==> flow/design.v <==
module SP_pipeline(
	clk,
	rst_n,
	in_valid,
	inst,
	mem_dout,
	out_valid,
	inst_addr,
	mem_wen,
	mem_addr,
	mem_din
);
input                    clk, rst_n, in_valid;
input             [31:0] inst;
input  signed     [31:0] mem_dout;
output reg               out_valid;
output reg        [31:0] inst_addr;
output reg               mem_wen;
output reg        [11:0] mem_addr;
output reg signed [31:0] mem_din;
reg	signed [31:0] r [0:31]; 
reg signed [31:0] r_nxt [0:31];
integer i;  
reg out_valid_buf;
wire out_valid_nxt;
reg [31:0] inst_addr_nxt;
reg [31:0] inst_reg;
wire [5:0] opcode, func;
wire [5:0] opcode_reg, func_reg;
wire [4:0] rs, rt, rd, shamt;
wire [4:0] rs_reg, rt_reg, rd_reg, shamt_reg;
wire [15:0] imme, imme_reg;
wire [31:0] ZE, SE, ZE_reg, SE_reg;
wire [25:0] jump_addr, jump_addr_reg;
reg signed [31:0] ALU_out_reg, ALU_out, ALU_op1, ALU_op2;
reg [31:0] inst_addr_reg;
assign opcode = inst[31:26];
assign opcode_reg = inst_reg[31:26];
assign rs = inst[25:21];
assign rs_reg = inst_reg[25:21];
assign rt = inst[20:16];
assign rt_reg = inst_reg[20:16];
assign rd = inst[15:11];
assign rd_reg = inst_reg[15:11];
assign shamt = inst[10:6];
assign shamt_reg = inst_reg[10:6];
assign func = inst[5:0];
assign func_reg = inst_reg[5:0];
assign imme = inst[15:0];
assign imme_reg = inst_reg[15:0];
assign ZE = {16'd0, imme};
assign ZE_reg = {16'd0, imme_reg};
assign SE = {{16{imme[15]}}, imme};
assign SE_reg = {{16{imme_reg[15]}}, imme_reg};
assign jump_addr = inst[25:0];
assign jump_addr_reg = inst_reg[25:0];
always@(*) begin
	inst_addr_nxt = inst_addr;
	if (in_valid)
		inst_addr_nxt = inst_addr + 4;
	if (out_valid_buf) begin
		case(opcode)
			0: if (func == 7) inst_addr_nxt = r[rs];  
			7, 8: inst_addr_nxt = (ALU_out)? inst_addr + 4 + {{14{imme[15]}},imme, 2'b0} : inst_addr + 4;  
			10, 11: inst_addr_nxt = {inst_addr[31:28], jump_addr, 2'b0};  
		endcase
	end
end
always@(*) begin
	ALU_op1 = r[rs];
	ALU_op2 = 0;
	case(opcode)
		0, 7, 8: ALU_op2 = r[rt];
		1, 2: ALU_op2 = ZE;
		3, 4, 5, 6: ALU_op2 = SE;
	endcase
end
always@(*) begin
	ALU_out = 0;
	if (in_valid) begin
		case(opcode)
			0: begin
				case(func)
					0: ALU_out = ALU_op1 & ALU_op2;
					1: ALU_out = ALU_op1 | ALU_op2;
					2: ALU_out = ALU_op1 + ALU_op2;
					3: ALU_out = ALU_op1 - ALU_op2;
					4: ALU_out = ALU_op1 < ALU_op2;
					5: ALU_out = ALU_op1 << shamt;
					6: ALU_out = ~(ALU_op1 | ALU_op2);
				endcase
			end
			1: ALU_out = ALU_op1 & ALU_op2;
			2: ALU_out = ALU_op1 | ALU_op2;
			3: ALU_out = ALU_op1 + ALU_op2;
			4: ALU_out = ALU_op1 - ALU_op2;
			5, 6: ALU_out = ALU_op1 + ALU_op2;  
			7: ALU_out = ALU_op1 == ALU_op2;  
			8: ALU_out = ALU_op1 != ALU_op2;  
		endcase
	end
end
always@(*) begin
	for (i=0; i<32; i=i+1) r_nxt[i] = r[i];
	if(out_valid_buf) begin
		case(opcode_reg)
			0: if(func_reg != 7) r_nxt[rd_reg] = ALU_out_reg;
			1, 2, 3, 4: r_nxt[rt_reg] = ALU_out_reg;
			5: r_nxt[rt_reg] = mem_dout;
			9: r_nxt[rt_reg] = {imme_reg, 16'd0};
			11: r_nxt[31] = inst_addr_reg + 4;
		endcase
	end
end
always@(*) begin
	mem_wen = 1;
	mem_addr = ALU_out;
	mem_din = 0;
	if(in_valid && (opcode == 6)) begin
		mem_wen = 0;
		mem_din = r[rt];
	end
end
always@(posedge clk or negedge rst_n) begin
	if(!rst_n) begin
		out_valid <= 0;
		out_valid_buf <= 0;
		inst_addr <= 0;
		inst_addr_reg <= 0;
		for (i=0; i<32; i=i+1) r[i] <= 0;
		inst_reg <= 0;
		ALU_out_reg <= 0;
	end
	else begin
		out_valid <= out_valid_buf;  
		out_valid_buf <= in_valid;
		inst_addr <= inst_addr_nxt;
		inst_addr_reg <= inst_addr;
		for (i=0; i<32; i=i+1) r[i] <= r_nxt[i];
		inst_reg <= inst;
		ALU_out_reg <= ALU_out;
	end
end
endmodule
# Reports on SP_pipeline
# Tool output for the design above, in the order of the flow.
# Line numbers count from 1 in the design file above.
# The mark -- stands for no value.
[inputs] design="SP_pipeline" clock_port="clk" lib="sky130hd" corner="tt_025C_1v80"

# After elaboration
# Source: Yosys, flattened and elaborated. Widths are those after wreduce. Registers that Yosys merges into a memory's read port (data or address) are not register bits. Print and check cells do not count. Equal cells are merged and count once.
[word_totals] regBits=1154 latchBits=0 ram_bits=0 rom_bits=0 clocked_rd_ports_x_width=0 memories=0 input_bits=67 output_inout_bits=78 wordCells=649
[classes] n_addsub=5 mul=0 div=0 cmp=1 eq_ne=281 shifts=1 muxes=205 logic=3 reduce_logical=114
[op_table] op="32-bit 2-to-1 mux" n=166
[op_table] op="32-bit case mux with 4-bit select" n=31
[op_table] op="32-bit case mux with 32-bit select" n=2
[op_table] op="31-bit OR reduction" n=64
[op_table] op="32-bit case mux with 7-bit select" n=2
[op_table] op="5-bit equality test (second input constant)" n=64
[op_table] op="2-bit inequality test (second input constant)" n=130
[op_table] op="7-bit AND reduction" n=32
[op_table] op="32-bit case mux with 3-bit select" n=2
[op_table] op="5-bit by 4-bit equality test with 1-bit output (second input constant)" n=32
[op_table] op="32-bit case mux with 5-bit select" n=1
[op_table] op="5-bit by 3-bit equality test with 1-bit output (second input constant)" n=16
[op_table] op="32-bit by 3-bit adder with 32-bit output (second input constant)" n=2
[op_table] op="32-bit adder" n=2
[op_table] op="6-bit by 3-bit equality test with 1-bit output (second input constant)" n=10
[op_table] op="5-bit by 2-bit equality test with 1-bit output (second input constant)" n=8
[op_table] op="6-bit by 2-bit equality test with 1-bit output (second input constant)" n=6
[op_table] op="32-bit subtractor" n=1
[op_table] op="32-bit < comparator" n=1
[op_table] op="32-bit equality test" n=1
[op_table] op="32-bit inequality test" n=1
[op_table] op="32-bit bitwise AND" n=1
[op_table] op="32-bit OR" n=1
[op_table] op="32-bit by 5-bit << shifter with 32-bit output" n=1
[op_table] op="32-bit inverter" n=1
[op_table] op="32-bit nonzero test" n=1
[op_table] op="6-bit by 4-bit equality test with 1-bit output (second input constant)" n=5
[op_table] op="5-bit by 1-bit equality test with 1-bit output (second input constant)" n=4
# Other operator kinds: 11; their cells: 22.

# Depth
# Longest topological path by Yosys (ltp), each cell counted once; first at word level (registers and memories cut), then after technology mapping (sequential cells cut; the memories' decode and read muxes count).
[logic_depth] depth_word=12 abc_area=1 ltp_mapped=47 ltp_nobuf=44

# Netlist
# Yosys stat after the flow's synthesis: flattened, memories mapped to cells. It holds for the ABC_AREA given above (unset counts as 0); a run with the other value may have another netlist.
# Totals and module areas in this step are rounded.
[by_type] type="sky130_fd_sc_hd__dfrtp_1" n=1149 type_area_um2=2.88E+04
[by_type] type="sky130_fd_sc_hd__nand2_1" n=3202 type_area_um2=1.2E+04
[by_type] type="sky130_fd_sc_hd__o21ai_0" n=1417 type_area_um2=7.09E+03
[by_type] type="sky130_fd_sc_hd__nand3_1" n=615 type_area_um2=3.08E+03
[by_type] type="sky130_fd_sc_hd__nor2_1" n=730 type_area_um2=2.74E+03
[by_type] type="sky130_fd_sc_hd__inv_1" n=596 type_area_um2=2.24E+03
[by_type] type="sky130_fd_sc_hd__clkbuf_1" n=538 type_area_um2=2.02E+03
[by_type] type="sky130_fd_sc_hd__ha_1" n=127 type_area_um2=1.59E+03
[by_type] type="sky130_fd_sc_hd__a221oi_1" n=181 type_area_um2=1585.27
[by_type] type="sky130_fd_sc_hd__nand4_1" n=217 type_area_um2=1.36E+03
[by_type] type="sky130_fd_sc_hd__a21oi_1" n=240 type_area_um2=1.2E+03
[by_type] type="sky130_fd_sc_hd__xor2_1" n=72 type_area_um2=630.605
[by_type] type="sky130_fd_sc_hd__o22ai_1" n=86 type_area_um2=538.016
[by_type] type="sky130_fd_sc_hd__a22o_1" n=56 type_area_um2=490.47
[by_type] type="sky130_fd_sc_hd__or2_2" n=66 type_area_um2=412.896
[by_type] type="sky130_fd_sc_hd__a22oi_1" n=51 type_area_um2=382.867
[by_type] type="sky130_fd_sc_hd__buf_2" n=75 type_area_um2=375.36
[by_type] type="sky130_fd_sc_hd__nor3_1" n=69 type_area_um2=345.331
# Other cell types: 40; their cells: 385.
[synth_totals] cell_count=9872 synth_area_um2=69600 seqArea_um2=28800 flip_flops=1149 buffers=665

# Path before layout
# Path of least setup slack by OpenSTA after synthesis, without wires, with an ideal clock, recovery checks aside; 20% of the period is set as input and as output delay. Where synthesis merged equal registers, the netlist keeps one of their names.
[synth_path] kind="input to output" from="input port inst[16]" to="output port mem_addr[11]" clock_period_ps=14900 input_delay_ps=2980 output_delay_ps=2980 t_first_pin_ps=2980 arrival_time_ps=7092 required_time_ps=11920 slack_ps=4828 delay_ps=4112 driving_pins=28 path_buffers=3 synth_period_reached_ps=10072
# "delay_ps" = arrival - input delay + setup time.
# A path that ends at an output port has no setup time.
# "driving_pins": output pins that drive a net of the path, with the launching flip-flop's if there is one; two outputs of one cell count as two.
# "synth_period_reached_ps" is the clock period less the worst setup slack; recovery checks do not enter. This is arithmetic on one report: input and output delays are still those of the set period (20% each).
# Between the ends stands the longest chain of elaborated cells between them, by number of cells; it is not shown to be the way that was timed. Of several equally long chains one is given.
# Each line given opens the expression or statement behind the cell; cells for indexed reads and writes are added by Yosys, which also makes memories of some case tables.
[synth_via] path_cell_list="sky130_fd_sc_hd__inv_1 > sky130_fd_sc_hd__nor2_1 > sky130_fd_sc_hd__inv_1 > sky130_fd_sc_hd__nor2_1 > sky130_fd_sc_hd__inv_1 > sky130_fd_sc_hd__nor2_1 > sky130_fd_sc_hd__clkbuf_1 > sky130_fd_sc_hd__clkbuf_1 > sky130_fd_sc_hd__a22oi_1 > sky130_fd_sc_hd__nand4_1 > sky130_fd_sc_hd__nor2_1 > sky130_fd_sc_hd__nand3_1 > sky130_fd_sc_hd__o21ai_0 > sky130_fd_sc_hd__or2_2 > sky130_fd_sc_hd__o21ai_0 > sky130_fd_sc_hd__inv_1 > sky130_fd_sc_hd__ha_1 > sky130_fd_sc_hd__nand2_1 > sky130_fd_sc_hd__o21ai_1 > sky130_fd_sc_hd__a21oi_1 > sky130_fd_sc_hd__o21ai_0 > sky130_fd_sc_hd__nand3_1 > sky130_fd_sc_hd__nand2_1 > sky130_fd_sc_hd__xor2_1 > sky130_fd_sc_hd__o22ai_1 > sky130_fd_sc_hd__a211oi_1 > sky130_fd_sc_hd__a21oi_1 > sky130_fd_sc_hd__buf_4" elab_chain_cells=8 cone_cells=42 cone_classes="add/sub: 2; eq/ne: 31; mux: 5; logic: 3; reduce/logical: 1"
[synth_rtl] item="start: declaration" line_no=14 rtl="input             [31:0] inst;"
[synth_rtl] item="5-bit equality test" line_no=73 rtl="0, 7, 8: ALU_op2 = r[rt];"
[synth_rtl] item="32-bit case mux with 32-bit select" line_no=73
[synth_rtl] item="32-bit case mux with 3-bit select" line_no=72 rtl="case(opcode)"
[synth_rtl] item="32-bit OR" line_no=90 rtl="6: ALU_out = ~(ALU_op1 | ALU_op2);"
[synth_rtl] item="32-bit inverter" line_no=90
[synth_rtl] item="32-bit case mux with 7-bit select" line_no=83 rtl="case(func)"
[synth_rtl] item="32-bit case mux with 7-bit select" line_no=81 rtl="case(opcode)"
[synth_rtl] item="32-bit 2-to-1 mux" line_no=80 rtl="if (in_valid) begin"
[synth_rtl] item="end: declaration" line_no=19 rtl="output reg        [11:0] mem_addr;"
# Some nets on the timed path still bear RTL names; the line given drives or declares the net.
[synth_nets] signal="ALU_out[11]" line_no=80

# Timing after layout
# From the final timing report of entry A: the path of least setup slack in the routed layout; clock arrival at registers is part of the times.
# The path's times are printed in steps of 10 ps; the period is the one set.
[layout_path] kind="input to output" from="input port inst[16]" to="output port mem_addr[0]" clock_period_ps=8690 input_delay_ps=1740 output_delay_ps=1740 t_first_pin_ps=1740 arrival_time_ps=6710 required_time_ps=6950 slack_ps=240 driving_pins=39 path_buffers=12
# Between the ends stands the longest chain of elaborated cells between them, by number of cells; it is not shown to be the way that was timed. Of several equally long chains one is given.
[layout_via] path_cell_list="sky130_fd_sc_hd__buf_6 > sky130_fd_sc_hd__buf_12 > sky130_fd_sc_hd__buf_12 > sky130_fd_sc_hd__clkinv_8 > sky130_fd_sc_hd__nor2_4 > sky130_fd_sc_hd__inv_4 > sky130_fd_sc_hd__nor2_4 > sky130_fd_sc_hd__inv_2 > sky130_fd_sc_hd__buf_6 > sky130_fd_sc_hd__buf_6 > sky130_fd_sc_hd__nor2_4 > sky130_fd_sc_hd__buf_12 > sky130_fd_sc_hd__buf_4 > sky130_fd_sc_hd__a22o_1 > sky130_fd_sc_hd__a221oi_2 > sky130_fd_sc_hd__nand4_1 > sky130_fd_sc_hd__nor4_4 > sky130_fd_sc_hd__nand2_1 > [3 not listed] > sky130_fd_sc_hd__o21ai_2 > sky130_fd_sc_hd__inv_2 > sky130_fd_sc_hd__ha_4 > sky130_fd_sc_hd__buf_4 > sky130_fd_sc_hd__nand2_1 > sky130_fd_sc_hd__o21ai_1 > sky130_fd_sc_hd__buf_4 > sky130_fd_sc_hd__a21oi_2 > sky130_fd_sc_hd__nand2_2 > sky130_fd_sc_hd__nand2_2 > sky130_fd_sc_hd__nand2_2 > sky130_fd_sc_hd__nand2_1 > sky130_fd_sc_hd__nand4_1 > sky130_fd_sc_hd__nand3_1 > sky130_fd_sc_hd__nand2_2 > sky130_fd_sc_hd__a21oi_2 > sky130_fd_sc_hd__buf_6 > sky130_fd_sc_hd__buf_12" elab_chain_cells=8 cone_cells=45 cone_classes="add/sub: 2; compare: 1; eq/ne: 33; mux: 5; logic: 3; reduce/logical: 1"
[layout_rtl] item="start: declaration" line_no=14 rtl="input             [31:0] inst;"
[layout_rtl] item="5-bit equality test" line_no=73 rtl="0, 7, 8: ALU_op2 = r[rt];"
[layout_rtl] item="32-bit case mux with 32-bit select" line_no=73
[layout_rtl] item="32-bit case mux with 3-bit select" line_no=72 rtl="case(opcode)"
[layout_rtl] item="32-bit OR" line_no=90 rtl="6: ALU_out = ~(ALU_op1 | ALU_op2);"
[layout_rtl] item="32-bit inverter" line_no=90
[layout_rtl] item="32-bit case mux with 7-bit select" line_no=83 rtl="case(func)"
[layout_rtl] item="32-bit case mux with 7-bit select" line_no=81 rtl="case(opcode)"
[layout_rtl] item="32-bit 2-to-1 mux" line_no=80 rtl="if (in_valid) begin"
[layout_rtl] item="end: declaration" line_no=19 rtl="output reg        [11:0] mem_addr;"

Appendix: measured runs

SP_pipeline through Yosys and OpenROAD on sky130hd: 2 stored runs, unordered, with their settings and measured results. The constraints put input and output delay at 20% of the set period each and load the outputs with 0.01 pF.
"clock_period_reached_ps" = clock period - worst setup slack. The figure is calculated, with input and output delays left at 20% of the set period.
By "worst_path_allowed_less_slack_ps" is meant the share of the clock period that the worst setup path is allowed (20% is reserved at inputs, 20% at outputs), minus its slack. Clock arrival times at its registers enter into it.
"total_power_uw": no workload was simulated; the value follows from the tool's default switching activity.
"worst_path_allowed_less_slack_ps" is known to 10 ps.
Measured values are rounded.

[flow] entry A: files
==> flow/run.sh <==
#!/bin/bash
# the make line also repeats the synthesis and layout settings of config.mk as NAME=value (left out here)
make -C /OpenROAD-flow-scripts/flow DESIGN_CONFIG=/design/flow/config.mk WORK_HOME=/design/flow/orfs CLKGATE_MAP_FILE= finish
==> flow/config.mk <==
export PLATFORM = sky130hd
export DESIGN_NAME = SP_pipeline
export DESIGN_NICKNAME = SP_pipeline
export VERILOG_FILES = /design/flow/design.v
export SDC_FILE = /design/flow/constraint.sdc
export NUM_CORES = 4
export LEC_CHECK = 0
export ABC_AREA = 1
export CAP_MARGIN = 20
export CORE_ASPECT_RATIO = 1.05
export CORE_MARGIN = 6
export CORE_UTILIZATION = 46
export MAX_ROUTING_LAYER = met5
export PLACE_DENSITY_LB_ADDON = 0.1
export SETUP_SLACK_MARGIN = 2.53
export SLEW_MARGIN = 20
==> flow/constraint.sdc <==
create_clock -name core_clock -period 8.69 [get_ports {clk}]
set_input_delay 1.7380 -clock core_clock [delete_from_list [all_inputs] [get_ports {clk}]]
set_output_delay 1.7380 -clock core_clock [all_outputs]
set_load 0.01 [all_outputs]

[flow] entry A: metrics
[metrics] synthesis_area_um2 = 69600
[metrics] fin_util_pct = 61.9
[metrics] worst_path_allowed_less_slack_ps = 4970
[metrics] worst_setup_path_type = input to output
[metrics] design.die.area_um2 = 161000
[metrics] final_cell_area_um2 = 92500
[metrics] clock_period_reached_ps = 8448
[metrics] fin_hold_ws_ps = 484
[metrics] setup_tns_ps = 0
[metrics] total_power_uw = 19500
[metrics] setup_ws_ps = 242

[flow] entry B: files
==> flow/run.sh <==
#!/bin/bash
# the make line also repeats the synthesis and layout settings of config.mk as NAME=value (left out here)
make -C /OpenROAD-flow-scripts/flow DESIGN_CONFIG=/design/flow/config.mk WORK_HOME=/design/flow/orfs CLKGATE_MAP_FILE= finish
==> flow/config.mk <==
export PLATFORM = sky130hd
export DESIGN_NAME = SP_pipeline
export DESIGN_NICKNAME = SP_pipeline
export VERILOG_FILES = /design/flow/design.v
export SDC_FILE = /design/flow/constraint.sdc
export NUM_CORES = 4
export LEC_CHECK = 0
export ABC_AREA = 1
export CAP_MARGIN = 20
export CELL_PAD_IN_SITES_DETAIL_PLACEMENT = 1
export CELL_PAD_IN_SITES_GLOBAL_PLACEMENT = 3
export CORE_ASPECT_RATIO = 1.85
export CORE_MARGIN = 2
export CORE_UTILIZATION = 66
export CTS_CLUSTER_DIAMETER = 211
export CTS_CLUSTER_SIZE = 71
export MIN_ROUTING_LAYER = met1
export PLACE_DENSITY = 0.47
export SLEW_MARGIN = 20
==> flow/constraint.sdc <==
create_clock -name core_clock -period 9.98 [get_ports {clk}]
set_input_delay 1.9960 -clock core_clock [delete_from_list [all_inputs] [get_ports {clk}]]
set_output_delay 1.9960 -clock core_clock [all_outputs]
set_load 0.01 [all_outputs]

[flow] entry B: no final report: placement broke off with GPL-0301
